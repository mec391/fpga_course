==> flow/design.v <==
module assignment_6#(
parameter word_size = 8)
(
input i_clk,
input i_cnt_enable_n,
input i_reset_n,
input i_ld_enable_n,
input [3:0] i_load,
output reg [3:0] o_counter1,
output reg [word_size-1:0] o_counter2,
output reg [word_size-1:0] o_counter3
	);
integer ii=0;
always@(negedge i_clk)  
begin
if(~i_reset_n) o_counter1 <= 4'd0;
else
if(~i_ld_enable_n) o_counter1 <= i_load;  
else										 
if(~i_cnt_enable_n) o_counter1 <= o_counter1 + 1;
else o_counter1 <= o_counter1;
end
always@(posedge i_clk)  
begin
if(~i_reset_n)
begin
o_counter2[word_size-1] = 1;
o_counter2[word_size-2:0] = 0;
end
else
if(~i_cnt_enable_n)
begin
for (ii=0; ii < word_size-1; ii=ii+1) o_counter2[ii] <= o_counter2[ii+1];  
o_counter2[word_size-1] <= o_counter2[0];  
end
else o_counter2 <= o_counter2;
end
reg [word_size-1:0] r_up_ring;
reg [word_size-1:0] r_down_ring;
reg r_ring_toggle;
reg r_reset_dv;  
always@(posedge i_clk)  
begin
if(~i_reset_n) 
begin
r_ring_toggle <= 1;
r_down_ring[word_size-1] <= 1;
r_down_ring[word_size-2:0] <= 0;
r_up_ring[0] <= 1;
r_up_ring[word_size-1:1] <= 0;
o_counter3[word_size-1] <= 1;
o_counter3[word_size-2:0] <= 0;
end
else
	if(~i_cnt_enable_n)
	begin
	r_ring_toggle <= ~r_ring_toggle;
	case(r_ring_toggle)
	0:begin
		o_counter3 <= r_down_ring;
	end
	1:begin
	o_counter3 <= r_up_ring;
	for (ii=0; ii < word_size-1; ii=ii+1) r_down_ring[ii] <= r_down_ring[ii+1];  
	r_down_ring[word_size-1] <= r_down_ring[0];  
	for (ii=0; ii < word_size-1; ii=ii+1) r_up_ring[ii+1] <= r_up_ring[ii]; 
	r_up_ring[0] <= r_up_ring[word_size-1]; 
	end
	endcase
	end
	else begin 
	r_ring_toggle <= r_ring_toggle;
	o_counter3 <= o_counter3;
	r_down_ring <= r_down_ring;
	r_up_ring <= r_up_ring;
	end
end
endmodule
**Step by step through the tools: assignment_6**

What the tools print for assignment_6, step after step.
Lines are those of the file above, counted from 1.
Operators: Yosys type, input widths -> output width; for muxes data width and select width s.
Cell names lack the library's common part.
The mark -- stands for no value.

- Top: assignment_6
- Clock: i_clk
- Library: sky130hd
- Corner: tt_025C_1v80

**After elaboration**

Source: Yosys, flattened and elaborated, memories not mapped. Widths are those after wreduce. Registers that Yosys merges into a memory's read port (data or address) are not register bits. Print and check cells do not count. Equal cells are merged and count once.

- Shifts and indexed selects: 0
- Bitwise gates (word level): 2
- Equal/unequal tests: 1
- $lt $le $gt $ge: 0
- Mux-type cells: 4
- Reduce/logical cells: 1
- $add $sub $neg: 1
- Divide/modulo/power cells: 0
- $mul: 0

Operators by type and width:

| kind | count |
|---|---|
| $pmux 7 s2 | 1 |
| $mux 4 | 2 |
| $add 4x1->4 const B | 1 |
| $not 1->1 | 2 |
| $ne 2x2->1 const B | 1 |
| $reduce_and 2->1 | 1 |
| $pmux 1 s2 | 1 |

- ROM bits: 0
- Memories: 0
- RAM bits: 0
- Latch bits: 0
- Cells after elaboration: 29
- Word width x clocked read ports: 0
- Bits in registers: 37

**Logic depth**

Yosys ltp: most cells in a row. Word level: on the elaborated netlist, between registers, memories and ports. Mapped: between sequential cells and ports; inverters and the memories' decode and read muxes count.

- Depth after elaboration: 3
- ABC_AREA: 0
- Gate-level depth with buffers: 6
- Depth with buffers taken out: 4

**Mapped cells and area**

The flow's flattened synthesis, as Yosys stat reports it; memories are mapped. The netlist is that of the ABC_AREA named above (0 if unset); the other value can give another one.
Totals and module areas in this step are rounded.

Cells by type:

| type | count | area in all (sq um) |
|---|---|---|
| dfxtp_1 | 37 | 740.71 |
| mux2i_1 | 18 | 180.173 |
| nand2_1 | 42 | 157.651 |
| a21boi_2 | 7 | 78.826 |
| nor2b_1 | 10 | 62.56 |
| a21boi_0 | 6 | 45.043 |
| buf_6 | 4 | 45.043 |
| o21ai_0 | 9 | 45.043 |
| and2_1 | 7 | 43.792 |
| xnor2_1 | 2 | 17.517 |
| buf_2 | 3 | 15.014 |
| ha_1 | 1 | 12.512 |
| clkbuf_1 | 3 | 11.261 |
| mux2_2 | 1 | 11.261 |
| a21oi_1 | 2 | 10.01 |
| nand3_1 | 2 | 10.01 |
| o211a_1 | 1 | 10.01 |
| nand4b_1 | 1 | 8.758 |

Other cell types: 8; their cells: 8.

- Mapped area: 1560 sq um
- Buffers: 12
- Cells in the netlist: 164
- Sequential area: 741 sq um
- Flip-flop cells: 37

--- measured runs ---
Record of 2 stored runs of the RTL-to-layout flow on assignment_6, platform sky130hd. The runs are unordered. Constraints: input delay and output delay 20% of the set period each, output load 0.01 pF.
"power consumption": no workload was simulated; the value follows from the tool's default switching activity.
Results are given in rounded form.

### Flow run 1

Settings: `period_ns=5.2`, `CORE_UTILIZATION=39`, `HOLD_SLACK_MARGIN=0.15`, `CORE_MARGIN=4`, `CELL_PAD_IN_SITES_GLOBAL_PLACEMENT=1`, `CELL_PAD_IN_SITES_DETAIL_PLACEMENT=0`, `ABC_AREA=0`, `GPL_TIMING_DRIVEN=1`, `GPL_ROUTABILITY_DRIVEN=1`, `CTS_CLUSTER_DIAMETER=319`, `MIN_ROUTING_LAYER=met1`, `CAP_MARGIN=20`, `SLEW_MARGIN=20`

- Smallest setup slack: 0.285 ns
- Standard-cell area after layout: 1910 sq um
- Full die area: 5070 sq um
- Utilization after routing: 50.7%
- Final worst hold slack: 0.476 ns
- Total negative setup slack: 0.000 ns
- Power consumption: 0.563 mW
- Synthesis area: 1560 sq um

### Flow run 2

Settings: `period_ns=3.28`, `CORE_UTILIZATION=34`, `SETUP_SLACK_MARGIN=-0.02`, `PLACE_DENSITY=0.86`, `HOLD_SLACK_MARGIN=0.18`, `CELL_PAD_IN_SITES_GLOBAL_PLACEMENT=3`, `ABC_AREA=1`, `GPL_ROUTABILITY_DRIVEN=0`, `CTS_CLUSTER_SIZE=45`, `CAP_MARGIN=30`, `SLEW_MARGIN=20`, `CORE_MARGIN=2`

- Smallest setup slack: 0.039 ns
- Standard-cell area after layout: 1900 sq um
- Full die area: 4890 sq um
- Utilization after routing: 46.4%
- Final worst hold slack: 0.468 ns
- Total negative setup slack: 0.000 ns
- Power consumption: 0.929 mW
- Synthesis area: 1480 sq um
--- end ---
